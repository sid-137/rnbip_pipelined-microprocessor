==> flow/design.v <==
`timescale 1ns / 1ps
module RegisterArray(
	output	[7:0]	R0_out,
	output	[7:0]	RN_out,
	input	[7:0]	ALU_in,
	input	[7:0]	OR2_in,
	input	[7:0]	DM_in,
	input	[7:0]	SP_in,
	input	[2:0]	RN_Reg_Sel,
	input	[1:0]	Control_in,	 
	input	[2:0]	S8,
	input			clk,
	output	[7:0]	R0,
	output	[7:0]	R1,
	output	[7:0]	R2,
	output	[7:0]	R3,
	output	[7:0]	R4,
	output	[7:0]	R5,
	output	[7:0]	R6,
	output	[7:0]	R7
	);
reg	[7:0] Reg_Array [7:0];
wire [7:0] RA_in;
wire L_R0, L_RN;
	initial
	begin
		Reg_Array[0] = 0;
		Reg_Array[1] = 1;
		Reg_Array[2] = 2;
		Reg_Array[3] = 3;
		Reg_Array[4] = 4;
		Reg_Array[5] = 5;
		Reg_Array[6] = 6;
		Reg_Array[7] = 7;
	end
assign L_RN = Control_in[1];
assign L_R0 = Control_in[0];
assign R0_out = Reg_Array[0];
assign RN_out = Reg_Array[RN_Reg_Sel];
parameter [2:0] Reg_ALU = 3'b001;
parameter [2:0] Reg_OD = 3'b010;
parameter [2:0] Reg_DM = 3'b100;
parameter [2:0] Reg_RN = 3'b110;
parameter [2:0] Reg_R0 = 3'b101;
parameter [2:0] Reg_SP = 3'b011;
assign RA_in =	(S8 == Reg_SP)	?	SP_in	: (
				(S8 == Reg_DM)	?	DM_in	: (
				(S8 == Reg_OD)	?	OR2_in	: (
				(S8 == Reg_R0)	?	R0_out	: (
				(S8 == Reg_RN)	?	RN_out	: (
				(S8 == Reg_ALU)	?	ALU_in	: 8'h00 )))));
always @ (posedge clk)
begin
    if(L_R0 & L_RN) begin
       Reg_Array[0] <= RA_in;
       Reg_Array[1] <= RA_in;
       Reg_Array[2] <= RA_in;
       Reg_Array[3] <= RA_in;
       Reg_Array[4] <= RA_in;
       Reg_Array[5] <= RA_in;
       Reg_Array[6] <= RA_in;
       Reg_Array[7] <= RA_in;
    end
   	else if (L_R0)
	begin
		Reg_Array[0] = RA_in;
	end
	else if (L_RN)
	begin
		Reg_Array[RN_Reg_Sel] = RA_in;
	end
end
assign R0 = Reg_Array[0];
assign R1 = Reg_Array[1];
assign R2 = Reg_Array[2];
assign R3 = Reg_Array[3];
assign R4 = Reg_Array[4];
assign R5 = Reg_Array[5];
assign R6 = Reg_Array[6];
assign R7 = Reg_Array[7];
endmodule
# Tool chain data of RegisterArray
# The steps from the RTL of RegisterArray to its reports follow in flow order.
# Lines are those of the file above, counted from 1.
# Operators carry their Yosys type and port widths (W data, S select, Z words).
# Cell names lack the library's common part.
# Not given: --
# setup
top,RegisterArray
clk_port,clk
library,sky130hd
corner,tt_025C_1v80

# After elaboration
# Yosys after proc, flatten, opt, wreduce and memory -nomap, before mapping. Enables and synchronous resets that opt folds into registers are not counted as muxes. Memory bits, and registers merged into a memory's read port (data or address), are not among the register bits. Print and check cells are not counted. Equal cells are merged and count once.
# Yosys's memory passes give these memory sizes; they may raise the number of words (mostly to a power of two), join words into wider ones and drop unused or constant bits.
# word_totals
ff_bits,0
ram_bits,64
memories,1
inputBits,41
out_inout_bits,80
elab_cells,29
# memory_table
memory,words,word_bits,line,source
Reg_Array,8,8,22,reg [7:0] Reg_Array [7:0];
# classes
eq_ne,6
muxes,21
bitwise,1
# ops
operator,n
$mux W8,12
$eq A3 B3 Y1 const B,3
$mux W3,3
$eq A3 B2 Y1 const B,2
$mux W1,6
$eq A3 B1 Y1 const B,1
$and A1 B1 Y1,1

# Logic depth
# Depth = most cells in a row (Yosys ltp): at word level without a register or memory, in the mapped netlist without a sequential cell, where the memories' decode and read muxes count.
# logic_depth
word_depth,10
ABC_AREA,0
depth_mapped,7
ltp_nobuf,5

# Netlist
# Source: synth_stat.txt of the flow (Yosys; design flattened, memories mapped). It holds for the ABC_AREA given above (unset counts as 0); a run with the other value may have another netlist.
# The area totals of this step are shown rounded.
# types
type,n,area_total_um2
edfxtp_1,64,1.92E+03
mux4_2,8,180.173
mux2i_1,15,150.144
buf_4,13,97.594
a221oi_1,10,87.584
mux2_2,6,67.565
a21oi_1,13,65.062
nand2_1,17,63.811
nor2b_1,7,43.792
a22oi_1,4,30.029
nor2_1,8,30.029
mux4_4,1,25.024
a211oi_1,3,22.522
buf_6,2,22.522
a21bo_1,2,20.019
buf_2,4,20.019
nand3_1,4,20.019
nand2b_2,2,17.517
# Other cell types: 20; their cells: 26.
# synth_totals
mapped_cells,209
yosys_area_um2,3067
sequential_area_um2,1922
ffs,64
buffers,22

# Worst setup path after synthesis
# OpenSTA on the mapped netlist: ideal clock, no wires. The path of least setup slack (recovery checks aside). Input and output delay are each 20% of the period. Register names are those of the netlist, which keeps one name where synthesis merged equal registers.
# synth_path
kind,in2reg
startpoint,input RN_Reg_Sel[2]
endpoint,memory Reg_Array[0][0]
clock_period_ns,2.32
input_delay_ns,0.464
setup_ns,0.206
t_first_pin_ns,0.464
arrival_ns,1.613
required_time_ns,2.114
setup_slack_ns,0.502
delay_ns,1.355
driving_pins,6
n_path_buf,1
period_less_setup_slack_ns,1.818
# "delay_ns" = arrival - input delay + setup time.
# "driving_pins": output pins that drive a net of the path, with the launching flip-flop's if there is one; two outputs of one cell count as two.
# "period_less_setup_slack_ns" = period - worst setup slack (recovery checks aside). The figure is calculated, with input and output delays left at 20% of the set period.
# Between the ends stands the longest chain of elaborated cells between them, by number of cells; it is not shown to be the way that was timed. Of several equally long chains one is given.
# Each line given opens the expression or statement behind the cell; cells for indexed reads and writes are added by Yosys, which also makes memories of some case tables.
# A memory read counts as a cell of the chain, while the word-level depth stops at memories.
# synth_between
cell_sequence,buf_6 > mux2i_1 > mux4_2 > o311ai_2 > a21oi_2 > nor2_1
elab_chain_len,9
cone_cells,15
cone_lines,9
classes_between,mux (14); memory (1)
# synth_lines
item,line,source
"start, declared",9,"input [2:0] RN_Reg_Sel,"
$mem_v2 Z8 W8,22,reg [7:0] Reg_Array [7:0];
$mux W8,50,(S8 == Reg_RN) ? RN_out : (
$mux W8,49,(S8 == Reg_R0) ? R0_out : (
$mux W8,48,(S8 == Reg_OD) ? OR2_in : (
$mux W8,47,(S8 == Reg_DM) ? DM_in : (
$mux W8,46,assign RA_in = (S8 == Reg_SP) ? SP_in : (
$mux W8,68,else if (L_RN)
$mux W8,64,else if (L_R0)
$mux W8,54,if(L_R0 & L_RN) begin
"end, declared",22,
# Some nets on the timed path still bear RTL names; the line given drives or declares the net.
# synth_nets
net,line,source
RN_out[0],39,assign RN_out = Reg_Array[RN_Reg_Sel];

# Worst path after layout
# From the final timing report of flow run 2: the path of least setup slack in the routed layout; clock arrival at registers is part of the times.
# layout_path
kind,reg2out
startpoint,memory Reg_Array[6][1]
endpoint,output RN_out[1]
clock_period_ns,1.91
out_delay_ns,0.38
t_first_pin_ns,0.33
arrival_ns,1.60
required_time_ns,1.53
setup_slack_ns,-0.07
driving_pins,5
n_path_buf,1
# Between the ends stands the longest chain of elaborated cells between them, by number of cells; it is not shown to be the way that was timed. Of several equally long chains one is given.
# A memory read counts as a cell of the chain, while the word-level depth stops at memories.
# layout_between
cell_sequence,edfxtp_1 > mux4_4 > nand2_2 > nand2_2 > buf_6
elab_chain_len,1
cone_cells,1
cone_lines,1
classes_between,memory (1)
# layout_lines
item,line,source
"start, declared",22,reg [7:0] Reg_Array [7:0];
$mem_v2 Z8 W8,22,
"end, declared",4,"output [7:0] RN_out,"

Add stored flow runs of RegisterArray

Record of 2 stored runs of the RTL-to-layout flow on RegisterArray, platform sky130hd. The runs are unordered. Constraints: input delay and output delay 20% of the set period each, output load 0.01 pF.
"period_less_ws_ns" means the clock period less the worst setup slack. The figure is calculated, with input and output delays left at 20% of the set period.
"worst_path_allowed_less_slack_ns" = time allowed to the worst setup path (clock period - input delay - output delay, where it has them) - its slack; a late launch clock adds to it, a late capture clock takes from it.
"final_power_w" rests on the timing tool's default activity at the inputs, not on a simulated workload.
Measured values are rounded.

Flow run 1, flow files:
==> flow/run.sh <==
#!/bin/bash
# the make line also repeats the synthesis and layout settings of config.mk as NAME=value (left out here)
make -C /OpenROAD-flow-scripts/flow DESIGN_CONFIG=/design/flow/config.mk WORK_HOME=/design/flow/orfs CLKGATE_MAP_FILE= finish
==> flow/config.mk <==
export PLATFORM = sky130hd
export DESIGN_NAME = RegisterArray
export DESIGN_NICKNAME = RegisterArray
export VERILOG_FILES = /design/flow/design.v
export SDC_FILE = /design/flow/constraint.sdc
export NUM_CORES = 4
export LEC_CHECK = 0
export ABC_AREA = 1
export CAP_MARGIN = 20
export CORE_ASPECT_RATIO = 0.56
export CORE_MARGIN = 2
export CORE_UTILIZATION = 55
export CTS_CLUSTER_SIZE = 31
export MIN_ROUTING_LAYER = met1
export PLACE_DENSITY_LB_ADDON = 0.06
export SLEW_MARGIN = 20
export TNS_END_PERCENT = 40
==> flow/constraint.sdc <==
create_clock -name core_clock -period 1.67 [get_ports {clk}]
set_input_delay 0.3340 -clock core_clock [delete_from_list [all_inputs] [get_ports {clk}]]
set_output_delay 0.3340 -clock core_clock [all_outputs]
set_load 0.01 [all_outputs]

Flow run 1: incomplete, routing halted on GRT-0232

Flow run 2, flow files:
==> flow/run.sh <==
#!/bin/bash
# the make line also repeats the synthesis and layout settings of config.mk as NAME=value (left out here)
make -C /OpenROAD-flow-scripts/flow DESIGN_CONFIG=/design/flow/config.mk WORK_HOME=/design/flow/orfs CLKGATE_MAP_FILE= finish
==> flow/config.mk <==
export PLATFORM = sky130hd
export DESIGN_NAME = RegisterArray
export DESIGN_NICKNAME = RegisterArray
export VERILOG_FILES = /design/flow/design.v
export SDC_FILE = /design/flow/constraint.sdc
export NUM_CORES = 4
export LEC_CHECK = 0
export CAP_MARGIN = 20
export CORE_MARGIN = 2
export CORE_UTILIZATION = 40
export SLEW_MARGIN = 20
==> flow/constraint.sdc <==
create_clock -name core_clock -period 1.91 [get_ports {clk}]
set_input_delay 0.3820 -clock core_clock [delete_from_list [all_inputs] [get_ports {clk}]]
set_output_delay 0.3820 -clock core_clock [all_outputs]
set_load 0.01 [all_outputs]

==> results of flow run 2, as CSV <==
result,value
synthArea_um2,3067
total_die_area_um2,8383
finish.stdcell_area_um2,5433
post_route_util_frac,0.741
setup_ws_ns,-0.071
timing.setup.tns_ns,-0.077
final_hold_ws_ns,0.908
final_power_w,0.004
period_less_ws_ns,1.981
worst_path_allowed_less_slack_ns,1.60
worst_path_kind,"reg2out"
